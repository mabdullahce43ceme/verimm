==> flow/design.v <==
`timescale 1ns / 1ps
module BaudRate(input clk,   input [1:0] b_sel, output reg bclk_8, bclk
    );
reg [20:0] counter;
reg [4:0] counter2;
parameter 
B1 = 325,  
B2 = 651,  
B3 = 1302,
B4 = 3906;
initial
begin
	bclk_8 <= 0;
	bclk <= 0;
	counter <= 0;
	counter2 <= 0;
end
always @(posedge clk  )
begin
	if (counter2 == 8)
	begin
		bclk <= ~bclk;
		counter2 <= 0;
	end
	counter <= counter + 1;
	case (b_sel)
		2'b00: begin 
		if (counter == B1)
		begin
			bclk_8 <= ~bclk_8;
			counter <= 0;
			counter2 <= counter2 + 1;
		end
		end
		2'b01: begin 
		if (counter == B2)
		begin
			bclk_8 <= ~bclk_8;
			counter <= 0;
			counter2 <= counter2 + 1;
		end
		end
		2'b10: begin 
		if (counter == B3)
		begin
			bclk_8 <= ~bclk_8;
			counter <= 0;
			counter2 <= counter2 + 1;
		end
		end
		2'b11: begin 
		if (counter == B4)
		begin
			bclk_8 <= ~bclk_8;
			counter <= 0;
			counter2 <= counter2 + 1;
		end
		end
	endcase
end
endmodule
# Reports on BaudRate
# What the tools print for BaudRate, step after step.
# Line numbers count from 1 in the design file above.
# Library cell names are shortened.
# A cell with - has no value.
# setup
top_module	BaudRate
clk_port	clk
cell_library	sky130hd
lib_corner	tt_025C_1v80

# Word level
# Source: Yosys, flattened and elaborated, memories not mapped. Widths are those after wreduce. Registers that Yosys merges into a memory's read port (data or address) are not register bits. Print and check cells do not count. Equal cells are merged and count once.
# bits
ff_bits	28
input_bits	3
output_inout_bits	2
elab_cells	39
# classes
add_sub_neg	2
eq_ne	12
mux	16
bitwise	2
reduce_logical	3
# op_table
cell	count
parallel mux 21 bit (select 4 bit)	1
2-to-1 mux 21 bit	4
2-to-1 mux 5 bit	5
adder 21 x 1 -> 21 bit (second input constant)	1
equality test 21 x 10 -> 1 bit (second input constant)	1
equality test 21 x 11 -> 1 bit (second input constant)	1
equality test 21 x 12 -> 1 bit (second input constant)	1
equality test 21 x 9 -> 1 bit (second input constant)	1
parallel mux 5 bit (select 4 bit)	1
inequality test 2 bit (second input constant)	4
adder 5 x 1 -> 5 bit (second input constant)	1
equality test 5 x 4 -> 1 bit (second input constant)	1
AND reduction 5 bit	1
equality test 2 bit (second input constant)	2
nonzero test 4 bit	1
parallel mux 1 bit (select 4 bit)	1
2-to-1 mux 1 bit	4
NOT 1 bit	2
equality test 2 x 1 -> 1 bit (second input constant)	1
zero test 2 bit	1

# Logic depth
# Depth = most cells in a row (Yosys ltp): at word level without a register or memory, in the mapped netlist without a sequential cell, where the memories' decode and read muxes count.
# logic_depth
ltp_word	4
ABC_AREA	0
mapped_depth	8
depth_no_buf	7

# After synthesis
# The flow's flattened synthesis, as Yosys stat reports it; memories are mapped. The netlist is that of the ABC_AREA named above (0 if unset); the other value can give another one.
# by_type
type	count	area_total_um2
dfxtp_1	26	520.499
xnor2_1	13	113.859
xor2_1	8	70.067
ha_1	5	62.56
nor2_2	10	62.56
edfxtp_1	2	60.058
nand3_1	12	60.058
inv_1	13	48.797
nand2_1	13	48.797
and4bb_2	3	37.536
nor2_1	10	37.536
mux2i_1	3	30.029
o32a_4	1	22.522
nor4_4	1	21.27
o41a_4	1	21.27
buf_12	1	20.019
o22ai_4	1	20.019
and3_1	3	18.768
# Not listed: further types 27, cells in them 33.
# mapped
cell_count	159
synth_area_um2	1555.2
seq_area_um2	580.6
ffs	28
buf_cells	4

# Worst setup path after synthesis
# OpenSTA on the mapped netlist: ideal clock, no wires. The path of least setup slack (recovery checks aside). Input and output delay are each 20% of the period. Register names are those of the netlist, which keeps one name where synthesis merged equal registers.
# synth_timing
path_type	register -> register
startpoint	register counter[0]
endpoint	register counter[10]
tclk_ps	2020
setup_ps	115
launch_ps	0
arrival_ps	1881
required_ps	1905
path_slack_ps	24
delay_ps	1996
path_stages	9
path_buffers	1
synth_period_reached_ps	1996
# "delay_ps" = arrival - input delay + setup time.
# "path_stages": output pins that drive a net of the path, with the launching flip-flop's if there is one; two outputs of one cell count as two.
# "synth_period_reached_ps" is the clock period less the worst setup slack; recovery checks do not enter. This is arithmetic on one report: input and output delays are still those of the set period (20% each).
# The rows between start and end are the longest chain of elaborated cells between them; the timing report does not say that the signal goes this way. Where chains are equally long, one stands for them.
# Each line given opens the expression or statement behind the cell; cells for indexed reads and writes are added by Yosys, which also makes memories of some case tables.
# A register here has more assigning lines than the two given.
# synth_via
path_cell_list	dfxtp_1 inv_1 ha_1 inv_1 or4_4 o32a_4 o22ai_4 buf_12 nor2_2
elab_chain_len	3
cone_cells	10
cone_lines	6
classes_between	1 x add/sub; 4 x eq/ne; 5 x mux
# synth_lines
element	line	rtl
start: declaration	4	reg [20:0] counter;
start: assignment	25	counter <= counter + 1;
start: assignment	31	counter <= 0;
adder 21 x 1 -> 21 bit	25
2-to-1 mux 21 bit	52	if (counter == B4)
parallel mux 21 bit (select 4 bit)	26	case (b_sel)
end: assignment	25
end: assignment	31
end: declaration	4

# Path in the finished layout
# From the final timing report of run A: the path of least setup slack in the routed layout; clock arrival at registers is part of the times.
# The report prints the path's times to 10 ps; the period is as set.
# layout_timing
path_type	register -> register
startpoint	register counter[3]
endpoint	register counter[2]
tclk_ps	2120
setup_ps	90
launch_ps	280
arrival_ps	2320
required_ps	2300
path_slack_ps	-20
path_stages	8
path_buffers	2
# The rows between start and end are the longest chain of elaborated cells between them; the timing report does not say that the signal goes this way. Where chains are equally long, one stands for them.
# A register here has more assigning lines than the two given.
# layout_via
path_cell_list	dfxtp_4 nand3b_1 or4_4 o32a_4 o22ai_4 clkbuf_16 buf_4 nor2_2
elab_chain_len	3
cone_cells	9
cone_lines	5
classes_between	4 x eq/ne; 5 x mux
# layout_lines
element	line	rtl
start: declaration	4	reg [20:0] counter;
start: assignment	25	counter <= counter + 1;
start: assignment	31	counter <= 0;
equality test 21 x 12 -> 1 bit	52	if (counter == B4)
2-to-1 mux 21 bit	52
parallel mux 21 bit (select 4 bit)	26	case (b_sel)
end: assignment	25
end: assignment	31
end: declaration	4

Data sheet: physical implementation of BaudRate

Flow measurements of BaudRate on sky130hd: 2 stored runs with different settings, listed in no order. Input and output delays are each 20% of the period that was set; the output load is 0.01 pF.
By "clock_period_reached_ps" is meant the clock period of the run minus its worst setup slack. This is arithmetic on one report: input and output delays are still those of the set period (20% each).
"worst_path_ps" is the time allowed to the run's worst setup path (the clock period less input and output delay, where it has them) less its slack. Clock arrival times count: a late capture clock shortens it, a late launch clock lengthens it.
"totalPower_mw" is the tool's figure for a default switching activity; nothing was simulated.
"worst_path_ps" is given in steps of 10 ps.

Run A, flow files:
==> flow/run.sh <==
#!/bin/bash
# the make line also repeats the synthesis and layout settings of config.mk as NAME=value (left out here)
make -C /OpenROAD-flow-scripts/flow DESIGN_CONFIG=/design/flow/config.mk WORK_HOME=/design/flow/orfs CLKGATE_MAP_FILE= finish
==> flow/config.mk <==
export PLATFORM = sky130hd
export DESIGN_NAME = BaudRate
export DESIGN_NICKNAME = BaudRate
export VERILOG_FILES = /design/flow/design.v
export SDC_FILE = /design/flow/constraint.sdc
export NUM_CORES = 4
export LEC_CHECK = 0
export ABC_AREA = 0
export CAP_MARGIN = 20
export CELL_PAD_IN_SITES_GLOBAL_PLACEMENT = 2
export CORE_MARGIN = 2
export CORE_UTILIZATION = 40
export CTS_CLUSTER_DIAMETER = 167
export CTS_CLUSTER_SIZE = 14
export GPL_ROUTABILITY_DRIVEN = 0
export MAX_ROUTING_LAYER = met4
export PLACE_DENSITY_LB_ADDON = 0.22
export SLEW_MARGIN = 20
export TNS_END_PERCENT = 30
==> flow/constraint.sdc <==
create_clock -name core_clock -period 2.12 [get_ports {clk}]
set_input_delay 0.4240 -clock core_clock [delete_from_list [all_inputs] [get_ports {clk}]]
set_output_delay 0.4240 -clock core_clock [all_outputs]
set_load 0.01 [all_outputs]

==> results of run A, as CSV <==
result,value
clock_period_reached_ps,2136
ws_hold_ps,455
final_stdcell_area_um2,1893.1
worst_path_ps,2140
path_kind,"register -> register"
totalPower_mw,0.8781
setup_worst_slack_ps,-16
fin_tns_ps,-25
util_pct,51.3
post_synth_area_um2,1555.2
design.die.area_um2,4403.0

Run B, flow files:
==> flow/run.sh <==
#!/bin/bash
# the make line also repeats the synthesis and layout settings of config.mk as NAME=value (left out here)
make -C /OpenROAD-flow-scripts/flow DESIGN_CONFIG=/design/flow/config.mk WORK_HOME=/design/flow/orfs CLKGATE_MAP_FILE= finish
==> flow/config.mk <==
export PLATFORM = sky130hd
export DESIGN_NAME = BaudRate
export DESIGN_NICKNAME = BaudRate
export VERILOG_FILES = /design/flow/design.v
export SDC_FILE = /design/flow/constraint.sdc
export NUM_CORES = 4
export LEC_CHECK = 0
export ABC_AREA = 0
export CAP_MARGIN = 20
export CORE_ASPECT_RATIO = 0.7
export CORE_MARGIN = 2
export CORE_UTILIZATION = 68
export GPL_ROUTABILITY_DRIVEN = 1
export MIN_ROUTING_LAYER = met1
export PLACE_DENSITY = 0.4
export SETUP_SLACK_MARGIN = 0.24
export SLEW_MARGIN = 40
export TNS_END_PERCENT = 35
==> flow/constraint.sdc <==
create_clock -name core_clock -period 1.5 [get_ports {clk}]
set_input_delay 0.3000 -clock core_clock [delete_from_list [all_inputs] [get_ports {clk}]]
set_output_delay 0.3000 -clock core_clock [all_outputs]
set_load 0.01 [all_outputs]

Run B: incomplete, routing halted on GRT-0232

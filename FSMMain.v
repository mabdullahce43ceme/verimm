==> flow/design.v <==
`timescale 1ns / 1ps
module FSMMain(input clk, btn, rx_status, tx_status, input [1:0] b_sel, input [7:0] data1, data2, data3, RHR, output reg read, write, enableMAC, MAC_or_Size, acc, tx, output reg[2:0] MemSel, output reg [7:0] i,j,k, maxSize
    );
parameter
B1 = 325,  
B2 = 651,  
B3 = 1302,
B4 = 3906; 
reg [15:0] counter, counter2;
reg [7:0] tempi, tempj, tempk, prevRHR = 0;
reg [5:0] state = 0;
reg prev_rx_status, prev_tx_status;
always @(posedge clk)
begin
	case (state)
		default: state = 0;
		0: 
		begin
			tempi = 0;
			tempj = -1;  
			tempk = 0;
			counter = 0;
			counter2 = 0;
			maxSize = 0;  
			MemSel = 3;
			write = 0;
			read = 0;
			enableMAC = 0;
			MAC_or_Size = 0;
			acc = 0;
			tx = 0;
			if (RHR != prevRHR)
			begin
				prevRHR = RHR;
			case (RHR)
				4: begin state = 4; MemSel = 0; read = 1; end  
				8: begin state = 4; MemSel = 1; read = 1; tempk = -1; end  
				12: begin state = 4; MemSel = 2; read = 1; tempk = -1; end  
				16: begin state = 1; MemSel = 0; write = 1; end  
				32: begin state = 1; MemSel = 1; write = 1;  end  
				64: begin state = 7; MemSel = 2; MAC_or_Size = 1; read = 1; write = 1; end  
				128: 
				begin 
					state = 13; 
					MemSel = 2; 
					read = 1; 
					tempk = -1; 
					case (b_sel)
						default: counter =  B2*8*2;
						0: counter =  B1*8*2;
						2: counter =  B3*8*2;
						3: counter =  B4*8*2;
					endcase
				end  
				default: state = 0;
			endcase
			end
		end
		1:
		begin
			if (~rx_status & prev_rx_status)
			begin
				counter = RHR*RHR; 
				state = 2;
				tempj = 0;  
			end
		end
		2: 
		begin
			if (~rx_status & prev_rx_status)
			begin
				counter = counter - 1;
				tempj = tempj + 1;
				if (counter == 0)
				begin
					state = 0;
					write = 0;
					prevRHR = RHR;  
				end
			end
		end
		4: 
		begin
			if (MemSel == 0)
			begin
				maxSize = data1;
			end
			else if (MemSel == 1)
			begin
				tempk = 0;
				maxSize = data2;
			end
			else
			begin
				tempk = 0;
				maxSize = data3;
			end
			counter = maxSize*maxSize; 
			tempj = 0;
			state = 5; 
		end
		5: 
		begin 
			if (btn == 1)
			begin
				state = 6;
				counter = counter - 1;
				if (MemSel == 0)
				begin
					tempj = tempj + 1;
					if (tempj >= maxSize)
					begin
						tempi = tempi + 1;
						tempj = 0;
					end
				end
				else
				begin
					tempk = tempk + 1;
					if (tempk >= maxSize)
					begin
						tempj = tempj + 1;
						tempk = 0;
					end
				end
				if (counter == 0)
				begin
					state = 0;
					read = 0;
				end
			end
		end
		6:
		begin
			if (btn == 0)
				state = 5;
		end
		7:
		begin
			enableMAC = 1;
			MAC_or_Size = 0;
			acc = 1;
			write = 0;
			maxSize = data1; 
			MemSel = 2;
			tempj = 0;
			state = 8;
		end
		8:
		begin
			tempj = tempj + 1;
			write = 0;
			acc = 0;
			if (tempj >= maxSize)
			begin
				enableMAC = 0;
				write = 1;
				tempj = tempk;
				state = 9;
			end
			if (tempi >= maxSize)
			begin
				read = 0;
				state = 0;
			end
		end
		9:
		begin
			tempk = tempk + 1;
			tempj = 0;
			enableMAC = 1;
			write = 0;
			acc = 1;
			if (tempk >= maxSize)
			begin
				tempi = tempi + 1;
				tempk = 0;
			end
			state = 8;
		end
		13: begin counter2 = data3*data3 + 1; state = 10; end
		10:
		begin
			counter = counter - 1;
			if (counter == 0)
			begin
				state = 12;
			end
		end
		12:
		begin
			tx = 1;
			if (~tx_status & prev_tx_status)
			begin
				tempk = tempk + 1;
				counter2 = counter2 - 1;
				tx = 0;
				state = 10;
				case (b_sel)
						default: counter =  B2*8*2 + 20;  
						0: counter =  B1*8*2 + 20;
						2: counter =  B3*8*2 + 20;
						3: counter =  B4*8*2 + 20;
					endcase
				if (counter2 == 0)
				begin
					state = 0;
					tx = 0;
					read = 0;
				end	
			end
		end
 	endcase
	prev_tx_status = tx_status;
	prev_rx_status = rx_status;  
end
always @(*)
begin
	 i <= tempi;
	 j <= tempj;
	 k <= tempk;
end
endmodule
## Step by step through the tools: FSMMain

The steps from the RTL of FSMMain to its reports follow in flow order.
Lines are those of the file above, counted from 1.
Operators carry their Yosys type and port widths (W data, S select, Z words).
Cell names lack the library's common part.
The mark n/a stands for no value.

| set-up | value |
|---|---|
| design top | FSMMain |
| clock port | clk |
| library | sky130hd |
| library corner | tt_025C_1v80 |

## After elaboration

Yosys after proc, flatten, opt, wreduce and memory -nomap, before mapping. Memory bits, and registers merged into a memory's read port (data or address), are not among the register bits. Print and check cells are not counted. Equal cells are merged and count once.

| bit counts | value |
|---|---|
| register bits after elaboration | 89 |
| input bits | 38 |
| output and inout bits | 41 |
| cells after elaboration | 191 |

| operators by class | value |
|---|---|
| add/sub/neg operators | 6 |
| multipliers | 3 |
| magnitude comparators | 3 |
| eq/ne operators | 41 |
| multiplexer cells | 78 |
| bitwise gates (word level) | 4 |
| reduce/logical cells | 39 |

Operator list:

| kind | number |
|---|---|
| $mul A8 B8 Y16 | 3 |
| $mux W8 | 24 |
| $pmux W16 S3 | 3 |
| $pmux W16 S7 | 1 |
| $mux W16 | 7 |
| $pmux W6 S11 | 1 |
| $mux W6 | 10 |
| $pmux W8 S6 | 1 |
| $pmux W8 S3 | 2 |
| $pmux W8 S5 | 1 |
| $ne A2 B2 Y1 const B | 17 |
| $sub A16 B1 Y16 const B | 2 |
| $logic_not A16 Y1 | 2 |
| $eq A6 B4 Y1 const B | 5 |
| $eq A6 B3 Y1 const B | 4 |
| $add A8 B1 Y8 const B | 3 |
| $ge A8 B8 Y1 | 3 |
| $reduce_and A5 Y1 | 4 |
| $add A16 B1 Y16 const B | 1 |
| $eq A8 B4 Y1 const B | 2 |
| $pmux W8 S2 | 1 |
| $pmux W4 S4 | 1 |
| $reduce_or A3 Y1 | 5 |
| $mux W1 | 15 |
| $reduce_bool A3 Y1 | 4 |
| $reduce_or A2 Y1 | 5 |
| $reduce_and A9 Y1 | 1 |
| $reduce_bool A2 Y1 | 4 |

Other operator kinds: 33; their cells: 42.

## Depth

Yosys ltp: most cells in a row. Word level: on the elaborated netlist, between registers, memories and ports. Mapped: between sequential cells and ports; inverters and the memories' decode and read muxes count.

| depth | value |
|---|---|
| depth in word-level cells | 6 |
| ABC_AREA | 0 |
| mapped depth | 22 |
| mapped depth without buffers | 20 |

## After synthesis

The flow's flattened synthesis, as Yosys stat reports it; memories are mapped. The netlist is that of the ABC_AREA named above (0 if unset); the other value can give another one.

Cell types:

| cell type | number | total area (sq um) |
|---|---|---|
| edfxtp_1 | 84 | 2.52E+03 |
| ha_1 | 122 | 1.53E+03 |
| fa_1 | 75 | 1501.44 |
| inv_1 | 180 | 675.648 |
| xnor2_1 | 66 | 578.054 |
| nor2_1 | 116 | 435.418 |
| nand2_1 | 88 | 330.317 |
| o21ai_0 | 65 | 325.312 |
| xor2_1 | 32 | 280.269 |
| a21oi_1 | 46 | 230.221 |
| and2_1 | 32 | 200.192 |
| nor3_1 | 34 | 170.163 |
| clkbuf_1 | 40 | 150.144 |
| nand3_1 | 24 | 120.115 |
| o22ai_1 | 18 | 112.608 |
| mux2i_1 | 11 | 110.106 |
| nand2b_1 | 17 | 106.352 |
| a21o_1 | 14 | 105.101 |

Other cell types: 53; their cells: 198.

| synthesis totals | value |
|---|---|
| mapped cells | 1262 |
| synthesis area | 11059.4 sq um |
| area of sequential cells | 2562.5 sq um |
| flip-flops | 86 |
| buffer cells | 46 |

## Worst setup path after synthesis

Source: OpenSTA report_checks on the synthesized netlist (no wires, ideal clock, input and output delay 20% of the period each), path of least setup slack; recovery checks are left aside. Register names are those of the netlist, which keeps one name where synthesis merged equal registers.

| timing path post-synthesis | value |
|---|---|
| path type | input port to flip-flop |
| start point | in RHR[4] |
| end point | reg counter[12] |
| clock period | 6170 ps |
| input delay | 1234 ps |
| library setup time | 279 ps |
| time at the first pin | 1234 ps |
| data arrival time | 5704 ps |
| data required time | 5891 ps |
| slack | 187 ps |
| path delay | 4749 ps |
| stages on the path | 18 |
| path buffers | 2 |
| period reached after synthesis | 5983 ps |

"path delay" is the arrival time less input delay plus setup time.
"stages on the path": output pins that drive a net of the path, with the launching flip-flop's if there is one; two outputs of one cell count as two.
"period reached after synthesis" = period - worst setup slack (recovery checks aside). The figure is calculated, with input and output delays left at 20% of the set period.
The rows between start and end are the longest chain of elaborated cells between them; the timing report does not say that the signal goes this way. Where chains are equally long, one stands for them.
A line is the first line of the expression or statement that the cell stems from. Yosys adds cells for indexed reads and writes and turns some case tables into memories.
A register here has more assigning lines than the two given.

| on the way, post-synthesis | value |
|---|---|
| cells stage by stage | clkbuf_1 clkbuf_1 and2_1 inv_1 fa_1 inv_1 fa_1 ha_1 inv_1 fa_1 inv_1 ha_1 o21a_1 a2111oi_0 o31ai_1 xnor2_1 nor2_1 or4b_2 |
| length of the longest elaborated chain | 4 |
| elaborated cells between the ends (all ways) | 7 |
| RTL lines with such cells | 5 |
| classes of those cells | mul (1); eq/ne (2); mux (4) |

Ends and longest elaborated chain, post-synthesis:

| what | line | source |
|---|---|---|
| start: declaration | 2 | `module FSMMain(input clk, btn, rx_status, tx_status, input [1:0] b_sel, input [7:0] data1, data2, data3, RHR, ...` |
| $eq A8 B8 Y1 | 35 | `case (RHR)` |
| $mux W16 | 35 |  |
| $mux W16 | 32 | `if (RHR != prevRHR)` |
| $pmux W16 S7 | 15 | `case (state)` |
| end: assignment | 49 | `default: counter = B2*8*2;` |
| end: assignment | 50 | `0: counter = B1*8*2;` |
| end: declaration | 9 | `reg [15:0] counter, counter2;` |

## Worst path after layout

Path of least setup slack in the final report of run 1 (OpenROAD, finished layout, wires in). Where an end is a register, its clock arrival counts in the times.
The report prints the path's times to 10 ps; the period is as set.

| timing path after layout | value |
|---|---|
| path type | input port to flip-flop |
| start point | in data2[5] |
| end point | reg counter[14] |
| clock period | 5920 ps |
| input delay | 1180 ps |
| library setup time | 240 ps |
| time at the first pin | 1180 ps |
| data arrival time | 5840 ps |
| data required time | 6030 ps |
| slack | 180 ps |
| stages on the path | 19 |
| path buffers | 2 |

The rows between start and end are the longest chain of elaborated cells between them; the timing report does not say that the signal goes this way. Where chains are equally long, one stands for them.
A register here has more assigning lines than the two given.

| on the way, after layout | value |
|---|---|
| cells stage by stage | clkdlybuf4s50_1 mux2i_1 o21a_1 buf_6 or2_2 fa_1 inv_1 fa_1 fa_1 inv_1 fa_1 inv_2 ha_4 and3_4 and2_4 a221oi_2 o21ai_1 xor2_1 a211o_1 |
| length of the longest elaborated chain | 5 |
| elaborated cells between the ends (all ways) | 5 |
| RTL lines with such cells | 4 |
| classes of those cells | mul (1); mux (4) |

Ends and longest elaborated chain, after layout:

| what | line | source |
|---|---|---|
| start: declaration | 2 | `module FSMMain(input clk, btn, rx_status, tx_status, input [1:0] b_sel, input [7:0] data1, data2, data3, RHR, ...` |
| $mux W8 | 88 | `else if (MemSel == 1)` |
| $mux W8 | 84 | `if (MemSel == 0)` |
| $mux W8 | 15 | `case (state)` |
| $mul A8 B8 Y16 | 98 | `counter = maxSize*maxSize;` |
| $pmux W16 S7 | 15 |  |
| end: assignment | 49 | `default: counter = B2*8*2;` |
| end: assignment | 50 | `0: counter = B1*8*2;` |
| end: declaration | 9 | `reg [15:0] counter, counter2;` |

# Flow runs of FSMMain

Settings and measured results of 2 stored flow runs for module FSMMain (sky130hd), not sorted in any way. The constraints put input and output delay at 20% of the set period each and load the outputs with 0.01 pF.
"reached clock period" means the clock period less the worst setup slack. The figure is calculated, with input and output delays left at 20% of the set period.
"worst path time" = time allowed to the worst setup path (clock period - input delay - output delay, where it has them) - its slack; a late launch clock adds to it, a late capture clock takes from it.
"total power of the final layout" rests on the timing tool's default activity at the inputs, not on a simulated workload.
"worst path time" is known to 10 ps.
Among the settings, - means not set for that run.
A result given as - is not shown for that run.

| run | period_ns | CORE_UTILIZATION | PLACE_DENSITY_LB_ADDON | CELL_PAD_IN_SITES_GLOBAL_PLACEMENT | CELL_PAD_IN_SITES_DETAIL_PLACEMENT | GPL_TIMING_DRIVEN | CAP_MARGIN | CORE_MARGIN | SLEW_MARGIN | HOLD_SLACK_MARGIN | CORE_ASPECT_RATIO | GPL_ROUTABILITY_DRIVEN | worst hold slack after layout (ps) | total negative slack (ps) | area of the synthesized netlist (sq um) | reached clock period (ps) | utilization (%) | overall die area (sq um) | setup slack of the worst path (ps) | total power of the final layout (W) | worst path time (ps) | kind of the worst setup path |
|---|---|---|---|---|---|---|---|---|---|---|---|---|---|---|---|---|---|---|---|---|---|---|
| run 1 | 5.92 | 24 | 0.17 | 0 | 1 | 0 | 20 | 2 | 20 | - | - | - | 689 | 0 | 11059.4 | 5737 | 29.1 | 47814.4 | 183 | 0.006762 | 4550 | input port to flip-flop |
| run 2 | 7.32 | 72 | - | 1 | - | - | 20 | 7 | 20 | 0.17 | 0.69 | 1 | - | - | - | - | - | - | - | - | - | - |

Run 2: did not finish, placement stopped with GPL-0301
